==> flow/design.v <==
`timescale 1ns / 1ps
module bridge_rtl(
    input hclk, hresetn, hselapb, hwrite,
    input [1:0] htrans,
    input [31:0] haddr, hwdata,
    input [31:0] prdata,
    output reg psel, penable, pwrite,
    output reg hresp, hready,
    output reg [31:0] hrdata, paddr, pwdata
);
    parameter IDLE        = 3'b000;
    parameter READ_SETUP  = 3'b001;
    parameter READ_ENABLE = 3'b010;
    parameter WRITE_WAIT  = 3'b011;
    parameter WRITE_SETUP = 3'b100;
    parameter WRITE_ENABLE = 3'b101;
    parameter WRITE_PIPE  = 3'b110;   
    reg [2:0] present_state, next_state;
    reg [31:0] haddr_temp, hwdata_temp;
    reg valid;
    reg pipe_active;   
    always @(*) begin
        valid = (hselapb == 1'b1) && (htrans == 2'b10 || htrans == 2'b11);
    end
    always @(posedge hclk or negedge hresetn) begin
        if (!hresetn) begin
            present_state <= IDLE;
            haddr_temp <= 32'h0;
            hwdata_temp <= 32'h0;
            pipe_active <= 1'b0;
        end else begin
            present_state <= next_state;
            if (valid && hwrite && present_state == WRITE_WAIT) begin
                haddr_temp <= haddr;
                hwdata_temp <= hwdata;
                pipe_active <= 1'b1;
            end else if (present_state == WRITE_ENABLE) begin
                pipe_active <= 1'b0;
            end
        end
    end
    always @(*) begin
        psel = 1'b0;
        penable = 1'b0;
        pwrite = 1'b0;
        hready = 1'b1;
        hresp = 1'b0;
        hrdata = 32'h0;
        paddr = 32'h0;
        pwdata = 32'h0;
        next_state = present_state;
        case (present_state)
            IDLE: begin
                psel = 1'b0;
                penable = 1'b0;
                hready = 1'b1;
                if (valid) begin
                    if (hwrite) begin
                        next_state = WRITE_WAIT;
                    end else begin
                        next_state = READ_SETUP;
                    end
                end
            end
            READ_SETUP: begin
                psel = 1'b1;
                penable = 1'b0;
                pwrite = 1'b0;
                paddr = haddr;
                hready = 1'b0;   
                next_state = READ_ENABLE;
            end
            READ_ENABLE: begin
                psel = 1'b1;
                penable = 1'b1;
                pwrite = 1'b0;
                paddr = haddr;
                hrdata = prdata;
                if (valid) begin
                    hready = 1'b1;   
                    if (hwrite) begin
                        next_state = WRITE_WAIT;
                    end else begin
                        next_state = READ_SETUP;
                    end
                end else begin
                    hready = 1'b1;
                    next_state = IDLE;
                end
            end
            WRITE_WAIT: begin
                psel = 1'b0;
                penable = 1'b0;
                hready = 1'b1;
                next_state = WRITE_SETUP;
            end
            WRITE_SETUP: begin
                psel = 1'b1;
                penable = 1'b0;
                pwrite = 1'b1;
                paddr = haddr_temp;
                pwdata = hwdata_temp;
                hready = 1'b0;   
                if (pipe_active && valid && hwrite) begin
                    next_state = WRITE_PIPE;
                end else begin
                    next_state = WRITE_ENABLE;
                end
            end
            WRITE_ENABLE: begin
                psel = 1'b1;
                penable = 1'b1;
                pwrite = 1'b1;
                paddr = haddr_temp;
                pwdata = hwdata_temp;
                if (valid) begin
                    hready = 1'b1;   
                    if (hwrite) begin
                        next_state = WRITE_WAIT;
                    end else begin
                        next_state = READ_SETUP;
                    end
                end else begin
                    hready = 1'b1;
                    next_state = IDLE;
                end
            end
            WRITE_PIPE: begin
                psel = 1'b1;
                penable = 1'b1;
                pwrite = 1'b1;
                paddr = haddr_temp;
                pwdata = hwdata_temp;
                hready = 1'b1;   
                next_state = WRITE_SETUP;
            end
            default: begin
                next_state = IDLE;
            end
        endcase
    end
endmodule
Step by step through the tools: bridge_rtl --
What the tools print for bridge_rtl, step after step. Lines are those of the file above, counted from 1. Operators carry their Yosys type and port widths (W data, S select, Z words). Library cell names are shortened. The mark - stands for no value.
Design: top module bridge_rtl, clock hclk, cell library sky130hd, corner tt_025C_1v80

Elaborated design --
Yosys after proc, flatten, opt, wreduce and memory -nomap, before mapping. Memory bits, and registers merged into a memory's read port (data or address), are not among the register bits. Print and check cells are not counted. Equal cells are merged and count once.
Operators by class: equal/unequal tests 9, reduce/logical cells 15, muxes and demuxes 14
Operator list (number):
- $pmux W32 S2 | 1
- $mux W32 | 2
- $pmux W3 S5 | 1
- $eq A3 B3 Y1 const B | 3
- $reduce_or A2 Y1 | 4
- $eq A3 B2 Y1 const B | 2
- $reduce_or A3 Y1 | 2
- $mux W3 | 2
- $mux W1 | 6
- $logic_and A1 B1 Y1 | 5
- $reduce_or A5 Y1 | 1
- $eq A2 B2 Y1 const B | 2
- $mux W2 | 2
- $eq A3 B1 Y1 const B | 1
- $logic_not A3 Y1 | 1
- $ne A2 B2 Y1 const B | 1
- $reduce_bool A2 Y1 | 1
- $logic_or A1 B1 Y1 | 1
Word-level totals: input bits 102, flip-flop bits (word level) 68

Logic depth --
Depth = most cells in a row (Yosys ltp): at word level without a register or memory, in the mapped netlist without a sequential cell, where the memories' decode and read muxes count.
Depth: depth after elaboration 7, ABC_AREA 0, depth in mapped cells 4

Synthesis result --
Yosys stat after the flow's synthesis: flattened, memories mapped to cells. It holds for the ABC_AREA given above (unset counts as 0); a run with the other value may have another netlist.
Mapped netlist: flip-flop cells 72, cell count 272, synthesis area 3478.3 sq um
Cell types:
- dfrtp_1 | number 71, total area 1.78E+03 sq um
- mux2_2 | number 64, total area 720.691 sq um
- and2_1 | number 64, total area 400.384 sq um
- a22o_1 | number 32, total area 280.269 sq um
- buf_6 | number 10, total area 112.608 sq um
- dfstp_2 | number 1, total area 26.275 sq um
- clkbuf_1 | number 6, total area 22.522 sq um
- buf_2 | number 4, total area 20.019 sq um
- buf_4 | number 2, total area 15.014 sq um
- and3_1 | number 2, total area 12.512 sq um
- or2_2 | number 2, total area 12.512 sq um
- or3_4 | number 1, total area 11.261 sq um
- nor3_1 | number 2, total area 10.01 sq um
- a21boi_0 | number 1, total area 7.507 sq um
- nand4_1 | number 1, total area 6.256 sq um
- nor2b_1 | number 1, total area 6.256 sq um
- or2_1 | number 1, total area 6.256 sq um
- or3_1 | number 1, total area 6.256 sq um
Other cell types: 6; their cells: 6.

Worst setup path after synthesis --
Path of least setup slack by OpenSTA after synthesis, without wires, with an ideal clock, recovery checks aside; 20% of the period is set as input and as output delay. Where synthesis merged equal registers, the netlist keeps one of their names.
Timing path post-synthesis: path kind register -> output, from reg present_state, to out paddr[0], stages on the path 5, path delay 1.244 ns, setup slack 0.348 ns, clock period 1.99 ns, time at the first pin 0.000 ns, buffers on the path 2, arrival time 1.244 ns, period reached after synthesis 1.642 ns
"path delay" is the arrival time less input delay plus setup time. At an output port there is no setup time. "stages on the path" counts driving pins, that of a launching flip-flop among them; a cell with two outputs on the path counts twice. "period reached after synthesis" is the clock period less the worst setup slack; recovery checks do not enter. This is arithmetic on one report: input and output delays are still those of the set period (20% each). An end named without its bit number is one bit of that signal or, where synthesis recoded a state register, one of its new flip-flops. The rows between start and end are the longest chain of elaborated cells between them; the timing report does not say that the signal goes this way. Where chains are equally long, one stands for them. A line is the first line of the expression or statement that the cell stems from. Yosys adds cells for indexed reads and writes and turns some case tables into memories.
Between the ends, post-synthesis: cells stage by stage dfrtp_1 or3_4 buf_6 buf_6 a22o_1, length of the longest elaborated chain 3, elaborated cells on any way between the ends 8, classes of those cells eq/ne: 5; mux: 1; reduce/logical: 2
RTL lines, path post-synthesis:
- start: declaration | line 18 | reg [2:0] present_state, next_state;
- start: assignment | line 27 | present_state <= IDLE;
- start: assignment | line 32 | present_state <= next_state;
- $eq A3 B3 Y1 | line 52 | case (present_state)
- $reduce_or A3 Y1
- $pmux W32 S2 | line 52
- end: declaration | line 9 | output reg [31:0] hrdata, paddr, pwdata

Timing after layout --
Path of least setup slack in the final report of flow run A (OpenROAD, finished layout, wires in). Where an end is a register, its clock arrival counts in the times.
Timing path after layout: path kind register -> output, from reg present_state, to out paddr[25], arrival time 1.93 ns, buffers on the path 3, stages on the path 6, setup slack -0.06 ns, clock period 2.33 ns, time at the first pin 0.32 ns
An end named without its bit number is one bit of that signal or, where synthesis recoded a state register, one of its new flip-flops.
Between the ends, after layout: cells stage by stage dfrtp_1 or3_4 buf_8 buf_6 a22o_1 dlygate4sd2_1
RTL lines, path after layout:
- start: declaration | line 18 | reg [2:0] present_state, next_state;
- start: assignment | line 27 | present_state <= IDLE;
- start: assignment | line 32 | present_state <= next_state;
- end: declaration | line 9 | output reg [31:0] hrdata, paddr, pwdata
Chain of elaborated cells between the ends: none given.

Add stored flow runs of bridge_rtl

Settings and measured results of 2 stored flow runs for module bridge_rtl (sky130hd), not sorted in any way. The constraints put input and output delay at 20% of the set period each and load the outputs with 0.01 pF.
By "period reached" is meant the clock period of the run minus its worst setup slack. This is arithmetic on one report: input and output delays are still those of the set period (20% each).
By "critical setup path time" is meant the share of the clock period that the worst setup path is allowed (20% is reserved at inputs, 20% at outputs), minus its slack. Clock arrival times at its registers enter into it.
"total power of the final layout" rests on the timing tool's default activity at the inputs, not on a simulated workload.

[flow run A] flow files
==> flow/run.sh <==
#!/bin/bash
# the make line also repeats the synthesis and layout settings of config.mk as NAME=value (left out here)
make -C /OpenROAD-flow-scripts/flow DESIGN_CONFIG=/design/flow/config.mk WORK_HOME=/design/flow/orfs CLKGATE_MAP_FILE= finish
==> flow/config.mk <==
export PLATFORM = sky130hd
export DESIGN_NAME = bridge_rtl
export DESIGN_NICKNAME = bridge_rtl
export VERILOG_FILES = /design/flow/design.v
export SDC_FILE = /design/flow/constraint.sdc
export NUM_CORES = 4
export LEC_CHECK = 0
export ABC_AREA = 0
export CAP_MARGIN = 10
export CELL_PAD_IN_SITES_DETAIL_PLACEMENT = 2
export CORE_MARGIN = 2
export CORE_UTILIZATION = 26
export CTS_CLUSTER_SIZE = 30
export GPL_TIMING_DRIVEN = 0
export MAX_ROUTING_LAYER = met5
export PLACE_DENSITY_LB_ADDON = 0.12
export SETUP_SLACK_MARGIN = -0.13
export SLEW_MARGIN = 20
export TNS_END_PERCENT = 80
==> flow/constraint.sdc <==
create_clock -name core_clock -period 2.33 [get_ports {hclk}]
set_input_delay 0.4660 -clock core_clock [delete_from_list [all_inputs] [get_ports {hclk}]]
set_output_delay 0.4660 -clock core_clock [all_outputs]
set_load 0.01 [all_outputs]

[flow run A] result: chip area after synthesis (Yosys) 3478.3 sq um; die area 14319.7 sq um; standard-cell area after layout 5992.0 sq um; utilization of the finished layout 45.6%; setup slack of the critical path -0.062 ns; total negative setup slack -1.334 ns; total power of the final layout 0.003531 W; period reached 2.392 ns; critical setup path time 1.93 ns; worst setup path kind register -> output

[flow run B] flow files
==> flow/run.sh <==
#!/bin/bash
# the make line also repeats the synthesis and layout settings of config.mk as NAME=value (left out here)
make -C /OpenROAD-flow-scripts/flow DESIGN_CONFIG=/design/flow/config.mk WORK_HOME=/design/flow/orfs CLKGATE_MAP_FILE= finish
==> flow/config.mk <==
export PLATFORM = sky130hd
export DESIGN_NAME = bridge_rtl
export DESIGN_NICKNAME = bridge_rtl
export VERILOG_FILES = /design/flow/design.v
export SDC_FILE = /design/flow/constraint.sdc
export NUM_CORES = 4
export LEC_CHECK = 0
export ABC_AREA = 1
export CAP_MARGIN = 10
export CORE_ASPECT_RATIO = 0.72
export CORE_MARGIN = 7
export CORE_UTILIZATION = 58
export CTS_CLUSTER_SIZE = 59
export GPL_ROUTABILITY_DRIVEN = 1
export GPL_TIMING_DRIVEN = 1
export PLACE_DENSITY_LB_ADDON = 0.3
export SLEW_MARGIN = 20
==> flow/constraint.sdc <==
create_clock -name core_clock -period 2.45 [get_ports {hclk}]
set_input_delay 0.4900 -clock core_clock [delete_from_list [all_inputs] [get_ports {hclk}]]
set_output_delay 0.4900 -clock core_clock [all_outputs]
set_load 0.01 [all_outputs]

[flow run B] result: unfinished; error FLW-0024 in placement
